==> flow/design.v <==
`timescale 1ns / 1ps
module counter(clk, button, reset, count);
	 input clk, button, reset;
	 output reg  [7:0]count;  
	 initial begin 
		count <= 8'b0; 
		end 
	 always@(posedge clk or posedge reset)
	 begin
		if(reset)
		begin  
			count <= 8'b0;
		end
		else if(button)  
		begin
			count <= count + 1'b1;
		end
	end
endmodule
`timescale 1ns / 1ps
module debounced_counter(clk, button, reset, count);
	input clk, button, reset;
	output [7:0]count;  
	wire clean;
	debouncer d(clk, button, reset, clean);
	counter c(clk, clean, reset, count);
endmodule
`timescale 1ns / 1ps
module debouncer(clk, button, reset, clean);
	input clk, button, reset;  
	output reg clean;
	parameter max = 16777215;  
	reg [23:0]max_count;  
	initial begin
		max_count <= 0; 
		clean <= 0;
		end
	always@(posedge clk)
	begin
		if(reset)
			begin  
				max_count <= 0; 
				clean <= 0;
			end
		else 
			begin
				if(button)
				begin
					if(max_count == max)
					begin
						clean <= 1;
						max_count <= max_count + 1'b1;  
					end
					else if(max_count == 24'b111111111111111111111111)
					begin
						clean <= 0;
						max_count <= 24'b111111111111111111111111;
					end
					else
					begin
						clean <= 0;
						max_count <= max_count + 1'b1;  
					end
				end
				else  
				begin
					clean <= 0;
					max_count <= 0;  
				end
			end
	end
endmodule
* Tool chain data of debounced_counter
Tool output for the design above, in the order of the flow. Line numbers count from 1 in the design file above. Library cell names are shortened. The mark -- stands for no value.
Set-up: top module debounced_counter, clock clk, library sky130hd, library corner tt_025C_1v80

* After elaboration
Yosys after proc, flatten, opt, wreduce and memory -nomap, before mapping. Enables and synchronous resets that opt folds into registers are not counted as muxes. Memory bits, and registers merged into a memory's read port (data or address), are not among the register bits. Print and check cells are not counted. Equal cells are merged and count once.
Bit counts: register bits 33, output and inout port bits 8, cells after elaboration 9, bits of input ports 3
Cells by class: bitwise operators 1, reductions and logical operators 1, add/sub/neg operators 2, equal/unequal tests 1, muxes and demuxes 1
Operators by type and width (number):
- 24-bit by 1-bit adder with 24-bit output (second input constant) | 1
- 24-bit == test (second input constant) | 1
- 8-bit by 1-bit adder with 8-bit output (second input constant) | 1
- 2-bit OR reduction | 1
- 1-bit NOT | 1
- 1-bit 2-to-1 mux | 1

* Longest topological paths
Longest topological path by Yosys (ltp), each cell counted once; first at word level (registers and memories cut), then after technology mapping (sequential cells cut; the memories' decode and read muxes count).
Depth: depth in word-level cells 2, ABC_AREA 0, mapped depth 6, depth with buffers taken out 5

* Netlist
Yosys stat after the flow's synthesis: flattened, memories mapped to cells. It holds for the ABC_AREA given above (unset counts as 0); a run with the other value may have another netlist. The area totals of this step are shown rounded.
Mapped netlist: sequential part of the area 700 sq um, buffer cells 5, standard cells after synthesis 150, synthesis area 1400 sq um, flip-flops 33
Cell types:
- dfxtp_1 | number 25, area in all 500.48 sq um
- dfrtp_1 | number 8, area in all 200.192 sq um
- xor2_1 | number 12, area in all 105.101 sq um
- xnor2_1 | number 7, area in all 61.309 sq um
- nor2_1 | number 15, area in all 56.304 sq um
- nand3_1 | number 11, area in all 55.053 sq um
- a21oi_1 | number 10, area in all 50.048 sq um
- o31ai_1 | number 6, area in all 45.043 sq um
- or4_1 | number 6, area in all 45.043 sq um
- nand4_1 | number 7, area in all 43.792 sq um
- nand2_1 | number 11, area in all 41.29 sq um
- and4_1 | number 3, area in all 26.275 sq um
- ha_1 | number 2, area in all 25.024 sq um
- or3_1 | number 4, area in all 25.024 sq um
- o21ai_0 | number 4, area in all 20.019 sq um
- and3_1 | number 3, area in all 18.768 sq um
- bufinv_8 | number 1, area in all 17.517 sq um
- clkbuf_1 | number 4, area in all 15.014 sq um
Other cell types: 9; their cells: 11. The figures by module come from a second, unflattened synthesis with its own total; it is not the netlist above.
Second synthesis, totals: cells (unflattened synthesis) 160, area (unflattened synthesis) 1500 sq um
Each row is one instance without its submodules.
Modules:
- debouncer | seq. area 500 sq um, instances 1, area 1100 sq um, cells 133
- counter | seq. area 200 sq um, instances 1, area 350 sq um, cells 27
- debounced_counter | seq. area 0.0 sq um, instances 1, area 0.0 sq um, cells 0

* Timing after synthesis
OpenSTA on the mapped netlist: ideal clock, no wires. The path of least setup slack (recovery checks aside). Input and output delay are each 20% of the period. Register names are those of the netlist, which keeps one name where synthesis merged equal registers.
Timing post-synthesis: path type flip-flop to flip-flop, from register d.max_count[7], to register d.max_count[23], path delay 1.779 ns, time at the first pin 0.000 ns, arrival 1.708 ns, data required time 2.759 ns, library setup time 0.071 ns, path buffers 1, clock period 2.83 ns, slack 1.051 ns, stages on the path 6, synthesis period reached 1.779 ns
"path delay" is the arrival time less input delay plus setup time. "stages on the path" counts driving pins, that of a launching flip-flop among them; a cell with two outputs on the path counts twice. "synthesis period reached" is the clock period less the worst setup slack; recovery checks do not enter. This is arithmetic on one report: input and output delays are still those of the set period (20% each). The rows between start and end are the longest chain of elaborated cells between them; the timing report does not say that the signal goes this way. Where chains are equally long, one stands for them. A line is the first line of the expression or statement that the cell stems from. Yosys adds cells for indexed reads and writes and turns some case tables into memories. A register here has more assigning lines than the two given.
Between the ends, post-synthesis: cell sequence dfxtp_1 -> and4_4 -> or3b_1 -> buf_2 -> or4_1 -> a21oi_1, length of the longest elaborated chain 1, elaborated cells between the ends (all ways) 1, classes of those cells add/sub: 1
RTL lines, path post-synthesis:
- from (decl) | line 33 | reg [23:0]max_count;
- from (assign) | line 52 | max_count <= max_count + 1'b1;
- from (assign) | line 62 | max_count <= max_count + 1'b1;
- 24-bit by 1-bit adder with 24-bit output | line 52
- to (assign) | line 52
- to (assign) | line 62
- to (decl) | line 33

* Path in the finished layout
Path of least setup slack in the final report of flow run A (OpenROAD, finished layout, wires in). Where an end is a register, its clock arrival counts in the times.
Timing post-layout: path type flip-flop to flip-flop, from register d.max_count[0], to register d.max_count[22], path buffers 0, library setup time 0.07 ns, time at the first pin 0.34 ns, clock period 2.5 ns, arrival 2.19 ns, stages on the path 6, slack 0.58 ns, data required time 2.77 ns
The rows between start and end are the longest chain of elaborated cells between them; the timing report does not say that the signal goes this way. Where chains are equally long, one stands for them. A register here has more assigning lines than the two given.
Between the ends, post-layout: cell sequence dfxtp_1 -> ha_1 -> and4_1 -> nand4b_1 -> or3_1 -> a21oi_1, length of the longest elaborated chain 1, elaborated cells between the ends (all ways) 1, classes of those cells add/sub: 1
RTL lines, path post-layout:
- from (decl) | line 33 | reg [23:0]max_count;
- from (assign) | line 52 | max_count <= max_count + 1'b1;
- from (assign) | line 62 | max_count <= max_count + 1'b1;
- 24-bit by 1-bit adder with 24-bit output | line 52
- to (assign) | line 52
- to (assign) | line 62
- to (decl) | line 33

Lab notebook: debounced_counter

Measured data: module debounced_counter, platform sky130hd, 2 stored runs of the flow under differing settings, order arbitrary. Input and output delays are each 20% of the period that was set; the output load is 0.01 pF.
"reached clock period" = clock period - worst setup slack. The figure is calculated, with input and output delays left at 20% of the set period.
"worst setup path time" is the time allowed to the run's worst setup path (the clock period less input and output delay, where it has them) less its slack. Clock arrival times count: a late capture clock shortens it, a late launch clock lengthens it.
"power consumption" is the tool's figure for a default switching activity; nothing was simulated.
Values from the reports are rounded here.

* Flow run A | settings: period_ns 2.5; CORE_UTILIZATION 46; PLACE_DENSITY 0.76; HOLD_SLACK_MARGIN 0.25; ABC_AREA 0; MIN_ROUTING_LAYER met2; CAP_MARGIN 20; CORE_MARGIN 2; SLEW_MARGIN 20 | results: setup TNS 0.000 ns; power consumption 830 uW; total die area 3600 sq um; setup slack of the critical path 0.58 ns; worst setup path time 1.92 ns; critical path kind flip-flop to flip-flop; reached clock period 1.923 ns; standard-cell area after routing 1600 sq um; chip area in the Yosys report 1400 sq um; utilization in the final report 54%
* Flow run B | settings: period_ns 1.06; CORE_UTILIZATION 56; PLACE_DENSITY 0.39; CORE_ASPECT_RATIO 1.19; CORE_MARGIN 3; ABC_AREA 0; GPL_TIMING_DRIVEN 1; GPL_ROUTABILITY_DRIVEN 1; CTS_CLUSTER_SIZE 84; MAX_ROUTING_LAYER met5; CAP_MARGIN 20; SLEW_MARGIN 20 | no results, routing failed with DPL-0038
